==> flow/design.v <==
`timescale 1ns / 1ps
module stack #(parameter N = 32 , WL  = 32) (input CLK , push , pop , RESET ,	 
														   input [WL - 1:0] dio,					 
														   output reg [4:0] sp,				 
														   output reg full , empty , error,	 
														   output reg [WL - 1:0] data);			 
reg [WL - 1:0] memm [0 : N - 1];	 
integer i;								
always @(posedge CLK) begin		 
	if( RESET == 1 )begin			 
		sp <= 0;							 
		full <= 0;
		empty <= 1;
		error <= 0;
		for(i = 0; i < N; i = i + 1)begin	 
			memm[i] <= 0;
		end
	end
	else if(full == 1 && push == 1)begin	 
		error <= 1;									 
	end
	else if(empty == 1 && pop  == 1)begin   
		error <= 1;									 
	end
	else if(push == 1 && pop  == 1)begin    
		error <= 1;								    
	end
	else begin
		error <= 0;									 
		if(push == 1)begin						 
			memm[sp] <= dio;						 
			sp <= sp + 1;							 
			empty <= 0;
			if(sp == N - 1)begin					 
				full <= 1;
			end
			else begin
				full <= 0;
			end
		end
		if(pop == 1)begin							 
			full <= 0;
			sp <= sp - 1;							 
			if(sp <= 0)begin						 
				sp <= 0;								 
			end
			else begin
				data <= memm[sp - 1];			 
				memm[sp - 1] <= 0;				 
				empty <= 0;			
				if(sp == 1)begin
					empty <= 1;						 
				end
			end
		end	
	end
end 
endmodule
* From RTL to reports: stack
The steps from the RTL of stack to its reports follow in flow order. Lines are those of the file above, counted from 1. Operators carry their Yosys type and port widths (W data, S select, Z words). The mark n/a stands for no value.
Design: design top stack, clock CLK, standard-cell library sky130hd, timing corner tt_025C_1v80

* Elaborated design
Source: Yosys, flattened and elaborated, memories not mapped. Widths are those after wreduce. Registers that Yosys merges into a memory's read port (data or address) are not register bits. Print and check cells do not count. Equal cells are merged and count once. Yosys's memory passes give these memory sizes; they may raise the number of words (mostly to a power of two), join words into wider ones and drop unused or constant bits.
Storage and ports: flip-flop bits (word level) 8, word-level cells 67, output and inout bits 40, input bits 36, RAM bits 1024, memories 1
Operators by class: mux-type cells 44, add/subtract/negate cells 2, bitwise logic cells 5, eq/ne operators 2, magnitude comparators 1, reductions and logical operators 8
Memory list:
- memm | depth 32, width 32, RTL line 7 | reg [WL - 1:0] memm [0 : N - 1];
Operators with widths (number):
- $mux W32 | 6
- $mux W5 | 15
- $reduce_or A32 Y1 | 1
- $mux W1 | 23
- $reduce_and A6 Y1 | 1
- $not A1 Y1 | 5
- $add A5 B1 Y5 const B | 1
- $sub A5 B1 Y5 const B | 1
- $le A5 B1 Y1 const B | 1
- $eq A5 B1 Y1 const B | 1
- $eq A5 B5 Y1 const B | 1
- $reduce_and A4 Y1 | 1
- $logic_and A1 B1 Y1 | 3
- $reduce_and A3 Y1 | 1
- $reduce_bool A2 Y1 | 1

* Longest topological paths
Longest topological path by Yosys (ltp), each cell counted once; first at word level (registers and memories cut), then after technology mapping (sequential cells cut; the memories' decode and read muxes count).
Logic depth: depth after elaboration 9, ABC_AREA 0, gate-level depth with buffers 12, gate-level depth less buffers 8

* After synthesis
The flow's flattened synthesis, as Yosys stat reports it; memories are mapped. The netlist is that of the ABC_AREA named above (0 if unset); the other value can give another one. Totals and module areas in this step are rounded.
Mapped netlist: flip-flop cells 1064, area of sequential cells 32000 um^2, standard cells after synthesis 3195, mapped area 49000 um^2, buffer cells 304
Cells by type:
- sky130_fd_sc_hd__edfxtp_1 | number 1056, total area 3.17E+04 um^2
- sky130_fd_sc_hd__and2_1 | number 1024, total area 6.41E+03 um^2
- sky130_fd_sc_hd__mux4_2 | number 256, total area 5765.53 um^2
- sky130_fd_sc_hd__nand2_1 | number 212, total area 795.763 um^2
- sky130_fd_sc_hd__clkbuf_1 | number 193, total area 724.445 um^2
- sky130_fd_sc_hd__nand3_1 | number 77, total area 385.37 um^2
- sky130_fd_sc_hd__mux2i_1 | number 36, total area 360.346 um^2
- sky130_fd_sc_hd__buf_2 | number 62, total area 310.298 um^2
- sky130_fd_sc_hd__a32oi_1 | number 32, total area 280.269 um^2
- sky130_fd_sc_hd__o21bai_1 | number 32, total area 240.23 um^2
- sky130_fd_sc_hd__nor3_2 | number 23, total area 230.221 um^2
- sky130_fd_sc_hd__buf_6 | number 19, total area 213.955 um^2
- sky130_fd_sc_hd__and3_1 | number 33, total area 206.448 um^2
- sky130_fd_sc_hd__nor3_4 | number 10, total area 162.656 um^2
- sky130_fd_sc_hd__dfxtp_1 | number 8, total area 160.154 um^2
- sky130_fd_sc_hd__buf_1 | number 27, total area 101.347 um^2
- sky130_fd_sc_hd__ha_1 | number 5, total area 62.56 um^2
- sky130_fd_sc_hd__a21oi_1 | number 9, total area 45.043 um^2
Not listed: further types 42, cells in them 81.

* Path before layout
Path of least setup slack by OpenSTA after synthesis, without wires, with an ideal clock, recovery checks aside; 20% of the period is set as input and as output delay. Where synthesis merged equal registers, the netlist keeps one of their names.
Timing path post-synthesis: path type input to register, start input RESET, end memory memm[17][0], data arrival time 4.335 ns, stages 7, external input delay 1.198 ns, required time 5.562 ns, period 5.99 ns, buffers on the path 1, path slack 1.227 ns, setup time 0.428 ns, delay of the path 3.565 ns, period reached after synthesis 4.763 ns
"delay of the path" = arrival - input delay + setup time. "stages": output pins that drive a net of the path, with the launching flip-flop's if there is one; two outputs of one cell count as two. "period reached after synthesis" is the clock period less the worst setup slack; recovery checks do not enter. This is arithmetic on one report: input and output delays are still those of the set period (20% each). Between the ends stands the longest chain of elaborated cells between them, by number of cells; it is not shown to be the way that was timed. Of several equally long chains one is given. A line is the first line of the expression or statement that the cell stems from. Yosys adds cells for indexed reads and writes and turns some case tables into memories. Only ways into the end's enable, where the timed path ends, are counted here.
On the way, post-synthesis: cells stage by stage sky130_fd_sc_hd__buf_2 sky130_fd_sc_hd__nor4b_2 sky130_fd_sc_hd__nand2_4 sky130_fd_sc_hd__inv_4 sky130_fd_sc_hd__a31oi_1 sky130_fd_sc_hd__mux2_2 sky130_fd_sc_hd__o21bai_1, cells in the longest elaborated chain 3, elaborated cells on any way between the ends 8, RTL lines with such cells 1, those cells by class mux (7); reduce/logical (1)
Ends and longest elaborated chain, post-synthesis:
- start, declared | RTL line 2 | module stack #(parameter N = 32 , WL = 32) (input CLK , push , pop , RESET ,
- $mux W1 | RTL line 10 | if( RESET == 1 )begin
- $reduce_or A32 Y1
- $mux W5
- end, declared | RTL line 7 | reg [WL - 1:0] memm [0 : N - 1];

* Timing after layout
From the final timing report of run A: the path of least setup slack in the routed layout; clock arrival at registers is part of the times.
Timing path after layout: path type input to register, start input pop, end memory memm[3][14], external input delay 1.21 ns, period 6.03 ns, data arrival time 4.89 ns, required time 6.37 ns, path slack 1.49 ns, buffers on the path 2, stages 8, setup time 0.30 ns
Between the ends stands the longest chain of elaborated cells between them, by number of cells; it is not shown to be the way that was timed. Of several equally long chains one is given. Only ways into the end's enable, where the timed path ends, are counted here.
On the way, after layout: cells stage by stage sky130_fd_sc_hd__clkdlybuf4s50_1 sky130_fd_sc_hd__nor4b_2 sky130_fd_sc_hd__nand2_4 sky130_fd_sc_hd__inv_4 sky130_fd_sc_hd__mux2_2 sky130_fd_sc_hd__o21ai_2 sky130_fd_sc_hd__o21bai_4 sky130_fd_sc_hd__buf_4, cells in the longest elaborated chain 7, elaborated cells on any way between the ends 23, RTL lines with such cells 5, those cells by class mux (20); reduce/logical (3)
Ends and longest elaborated chain, after layout:
- start, declared | RTL line 2 | module stack #(parameter N = 32 , WL = 32) (input CLK , push , pop , RESET ,
- $mux W1 | RTL line 41 | if(pop == 1)begin
- $mux W1 | RTL line 25 | else if(push == 1 && pop == 1)begin
- $mux W1 | RTL line 22 | else if(empty == 1 && pop == 1)begin
- $mux W1 | RTL line 19 | else if(full == 1 && push == 1)begin
- $mux W1 | RTL line 10 | if( RESET == 1 )begin
- $reduce_or A32 Y1
- $mux W5
- end, declared | RTL line 7 | reg [WL - 1:0] memm [0 : N - 1];

Below are 2 stored runs of the flow (Yosys, OpenROAD; platform sky130hd) on stack, each with its settings and what was measured, unordered. Constraints: input delay and output delay 20% of the set period each, output load 0.01 pF.
"clock period achieved" = clock period - worst setup slack. The figure is calculated, with input and output delays left at 20% of the set period.
"critical path time" = time allowed to the worst setup path (clock period - input delay - output delay, where it has them) - its slack; a late launch clock adds to it, a late capture clock takes from it.
Values from the reports are rounded here.

[run A] flow files
==> flow/run.sh <==
#!/bin/bash
# the make line also repeats the synthesis and layout settings of config.mk as NAME=value (left out here)
make -C /OpenROAD-flow-scripts/flow DESIGN_CONFIG=/design/flow/config.mk WORK_HOME=/design/flow/orfs CLKGATE_MAP_FILE= finish
==> flow/config.mk <==
export PLATFORM = sky130hd
export DESIGN_NAME = stack
export DESIGN_NICKNAME = stack
export VERILOG_FILES = /design/flow/design.v
export SDC_FILE = /design/flow/constraint.sdc
export NUM_CORES = 4
export LEC_CHECK = 0
export CAP_MARGIN = 20
export CORE_MARGIN = 2
export CORE_UTILIZATION = 40
export SLEW_MARGIN = 20
==> flow/constraint.sdc <==
create_clock -name core_clock -period 6.03 [get_ports {CLK}]
set_input_delay 1.2060 -clock core_clock [delete_from_list [all_inputs] [get_ports {CLK}]]
set_output_delay 1.2060 -clock core_clock [all_outputs]
set_load 0.01 [all_outputs]

[run A] result: standard-cell area of the final layout 55000 um^2; critical path time 3.33 ns; type of the worst setup path input to register; clock period achieved 4.540 ns; total negative slack 0.000 ns; worst setup slack after layout 1.5 ns; Yosys chip area after synthesis 49000 um^2; total die area 120000 um^2

[run B] flow files
==> flow/run.sh <==
#!/bin/bash
# the make line also repeats the synthesis and layout settings of config.mk as NAME=value (left out here)
make -C /OpenROAD-flow-scripts/flow DESIGN_CONFIG=/design/flow/config.mk WORK_HOME=/design/flow/orfs CLKGATE_MAP_FILE= finish
==> flow/config.mk <==
export PLATFORM = sky130hd
export DESIGN_NAME = stack
export DESIGN_NICKNAME = stack
export VERILOG_FILES = /design/flow/design.v
export SDC_FILE = /design/flow/constraint.sdc
export NUM_CORES = 4
export LEC_CHECK = 0
export CAP_MARGIN = 25
export CELL_PAD_IN_SITES_DETAIL_PLACEMENT = 1
export CORE_MARGIN = 2
export CORE_UTILIZATION = 43
export GPL_TIMING_DRIVEN = 0
export MAX_ROUTING_LAYER = met4
export MIN_ROUTING_LAYER = met1
export SETUP_SLACK_MARGIN = 1.63
export SLEW_MARGIN = 25
==> flow/constraint.sdc <==
create_clock -name core_clock -period 8.0 [get_ports {CLK}]
set_input_delay 1.6000 -clock core_clock [delete_from_list [all_inputs] [get_ports {CLK}]]
set_output_delay 1.6000 -clock core_clock [all_outputs]
set_load 0.01 [all_outputs]

[run B] result: standard-cell area of the final layout 57000 um^2; critical path time 5.84 ns; type of the worst setup path register to register; clock period achieved 5.835 ns; total negative slack 0.000 ns; worst setup slack after layout 2.2 ns; Yosys chip area after synthesis 49000 um^2; total die area 120000 um^2
